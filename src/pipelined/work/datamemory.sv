==> flow/design.v <==
module dmem(input  logic        clk, we,
            input  logic [31:0] a, wd,
            output logic [31:0] rd,
	    input logic b);
  logic [31:0] RAM[63:0];
  assign rd = RAM[a[31:2]];  
  always @(posedge clk)
    if (we) begin
	if( b === 0)
      		RAM[a[31:2]] <= wd;
	else if ( b === 1)
		case(a[1:0])
			2'b00: RAM[a[31:2]] <= {RAM[a[31:2]][31:8],wd[7:0]};
			2'b01: RAM[a[31:2]] <= {RAM[a[31:2]][31:16],wd[15:8],RAM[a[31:2]][7:0]};
			2'b10: RAM[a[31:2]] <= {RAM[a[31:2]][31:24],wd[23:16],RAM[a[31:2]][15:0]};
			2'b11: RAM[a[31:2]] <= {wd[31:24],RAM[a[31:2]][23:0]};
		endcase
	end
endmodule
## Reports on dmem

The steps from the RTL of dmem to its reports follow in flow order.
Line numbers count from 1 in the design file above.
Operators: Yosys type, input widths -> output width; for muxes data width and select width s.
Library cell names are shortened.
Not given: -

| set-up | value |
|---|---|
| top module | dmem |
| clock port | clk |
| cell library | sky130hd |
| library corner | tt_025C_1v80 |

## Word-level counts

Source: Yosys, flattened and elaborated, memories not mapped. Widths are those after wreduce; folded enables and synchronous resets count as part of the registers. Registers that Yosys merges into a memory's read port (data or address) are not register bits. Print and check cells do not count. Equal cells are merged and count once.
Memory sizes are those after Yosys's memory passes, which may raise the word count (mostly to a power of two), join words into wider ones and drop unused or constant bits.

| word-level totals | value |
|---|---|
| word-level cells | 55 |
| input bits | 67 |
| memories kept | 1 |
| bits in writable memories | 2048 |
| register bits after elaboration | 0 |

| cells by class | value |
|---|---|
| mux-type cells | 40 |
| eq/ne operators | 5 |
| reduce/logical cells | 5 |
| bitwise logic cells | 4 |

Memory list:

| memory | depth | bits a word | rd ports | wr ports | line | RTL |
|---|---|---|---|---|---|---|
| RAM | 64 | 32 | 1 | 1 | 5 | `logic [31:0] RAM[63:0];` |

Operator list:

| operator | number |
|---|---|
| $mux 32 | 22 |
| $mux 1 | 14 |
| $reduce_or 3->1 | 4 |
| $pmux 1 s2 | 4 |
| $or 1x1->1 | 4 |
| $eq 2x2->1 const B | 2 |
| $eqx 1x1->1 const B | 2 |
| $eq 2x1->1 const B | 1 |
| $logic_not 2->1 | 1 |

## Logic depth

Yosys ltp: most cells in a row. Word level: on the elaborated netlist, between registers, memories and ports. Mapped: between sequential cells and ports; inverters and the memories' decode and read muxes count.

| depth | value |
|---|---|
| depth in word-level cells | 10 |
| ABC_AREA | 0 |
| gate-level depth with buffers | 11 |

## After synthesis

The flow's flattened synthesis, as Yosys stat reports it; memories are mapped. The netlist is that of the ABC_AREA named above (0 if unset); the other value can give another one.

| mapped netlist | value |
|---|---|
| mapped cells | 4564 |
| mapped area | 79567.6 sq um |
| flip-flop cells | 2048 |
| buffer cells | 360 |

Cell types:

| cell type | number | total area (sq um) |
|---|---|---|
| edfxtp_1 | 2048 | 6.15E+04 |
| a22oi_1 | 428 | 3.21E+03 |
| mux2_2 | 131 | 1.48E+03 |
| mux4_2 | 62 | 1.4E+03 |
| a221oi_1 | 124 | 1.09E+03 |
| o22ai_1 | 159 | 994.704 |
| mux2i_1 | 88 | 880.845 |
| clkbuf_1 | 175 | 656.88 |
| a22o_1 | 65 | 569.296 |
| a221o_1 | 56 | 560.538 |
| buf_2 | 104 | 520.499 |
| o21ai_0 | 102 | 510.49 |
| nor2_1 | 125 | 469.2 |
| nand2_1 | 117 | 439.171 |
| a21oi_1 | 84 | 420.403 |
| a31oi_1 | 64 | 400.384 |
| nand2b_1 | 58 | 362.848 |
| nor3b_1 | 47 | 352.838 |

Other cell types: 48; their cells: 527.

## Path before layout

Source: OpenSTA report_checks on the synthesized netlist (no wires, ideal clock, input and output delay 20% of the period each), path of least setup slack; recovery checks are left aside. Register names are those of the netlist, which keeps one name where synthesis merged equal registers.

| timing path post-synthesis | value |
|---|---|
| kind | input port to flip-flop |
| from | input port a[3] |
| to | memory RAM[0][3] |
| buffers on the path | 4 |
| period | 5.09 ns |
| driving pins on the path | 10 |
| input delay | 1.018 ns |
| setup slack | 0.017 ns |
| path delay | 4.055 ns |
| arrival | 4.485 ns |
| setup time | 0.588 ns |
| synthesis period reached | 5.073 ns |

"path delay" = arrival - input delay + setup time.
"driving pins on the path" counts driving pins, that of a launching flip-flop among them; a cell with two outputs on the path counts twice.
"synthesis period reached" is the clock period less the worst setup slack; recovery checks do not enter. This is arithmetic on one report: input and output delays are still those of the set period (20% each).

| between the ends, post-synthesis | value |
|---|---|
| path through | buf_6 buf_6 nor2_1 buf_2 buf_1 a221oi_1 nor3_1 nor3b_1 and4_1 a31oi_1 |

Ends and longest elaborated chain, post-synthesis:

| what | line | RTL |
|---|---|---|
| start, declared | 2 | `input  logic [31:0] a, wd,` |
| end, declared | 5 | `logic [31:0] RAM[63:0];` |

Chain of elaborated cells between the ends: none given.

## Worst path after layout

From the final timing report of stored run 1: the path of least setup slack in the routed layout; clock arrival at registers is part of the times.

| timing path post-layout | value |
|---|---|
| kind | input port to output port |
| from | input port a[6] |
| to | output port rd[27] |
| period | 6.33 ns |
| driving pins on the path | 11 |
| arrival | 5.05 ns |
| setup slack | 0.01 ns |
| input delay | 1.27 ns |
| buffers on the path | 6 |

Between the ends stands the longest chain of elaborated cells between them, by number of cells; it is not shown to be the way that was timed. Of several equally long chains one is given.
Each line given opens the expression or statement behind the cell; cells for indexed reads and writes are added by Yosys, which also makes memories of some case tables.
A memory read counts as a cell of the chain, while the word-level depth stops at memories.

| between the ends, post-layout | value |
|---|---|
| path through | clkdlybuf4s50_1 buf_4 clkinv_1 buf_4 nand3_2 buf_4 a31oi_1 a221oi_1 nand4_1 buf_4 clkdlybuf4s50_1 |
| cells in the longest elaborated chain | 1 |
| elaborated cells between the ends (all ways) | 1 |
| RTL lines with such cells | 1 |
| those cells by class | memory (1) |

Ends and longest elaborated chain, post-layout:

| what | line | RTL |
|---|---|---|
| start, declared | 2 | `input  logic [31:0] a, wd,` |
| $mem_v2 64x32 | 5 | `logic [31:0] RAM[63:0];` |
| end, declared | 3 | `output logic [31:0] rd,` |

Flow measurements of dmem on sky130hd: 2 stored runs with different settings, listed in no order. Input and output delays are each 20% of the period that was set; the output load is 0.01 pF.
"reached clock period": clock period set for the run, less the worst setup slack. It is reckoned from that one timing run; input and output delays stay at 20% of the period that was set.
"time of the worst setup path" means the part of the period allowed to the worst setup path (the constraints hold back 20% at inputs and 20% at outputs) less its slack; where the path has registers, the arrival times of their clocks count too.
By "power consumption" is meant OpenSTA's value without simulated activity: inputs other than the clock are taken to toggle once in ten clock periods, and the tool carries that through the logic.
Settings: . = not set for that run.

| stored run | period_ns | SETUP_SLACK_MARGIN | CAP_MARGIN | CORE_MARGIN | CORE_UTILIZATION | SLEW_MARGIN | PLACE_DENSITY | TNS_END_PERCENT | ABC_AREA | MIN_ROUTING_LAYER | sum of negative setup slack (ns) | time of the worst setup path (ns) | class of the worst setup path | synthesized cell area (sq um) | worst slack on setup checks (ns) | total die area (sq um) | standard-cell area after routing (sq um) | reached clock period (ns) | lowest hold slack (ns) | post-route utilization | power consumption (uW) |
|---|---|---|---|---|---|---|---|---|---|---|---|---|---|---|---|---|---|---|---|---|---|
| stored run 1 | 6.33 | -0.47 | 20 | 2 | 40 | 20 | . | . | . | . | 0.000 | 3.79 | input port to output port | 79567.6 | 0.011 | 202505.0 | 91979.5 | 6.319 | 1.423 | 0.466 | 28300 |
| stored run 2 | 3.99 | 1.1 | 40 | 2 | 35 | 20 | 0.81 | 30 | 0 | met1 | -9.364 | 3.30 | input port to output port | 79567.6 | -0.901 | 231164.0 | 103322.0 | 4.891 | 0.954 | 0.456 | 46396 |
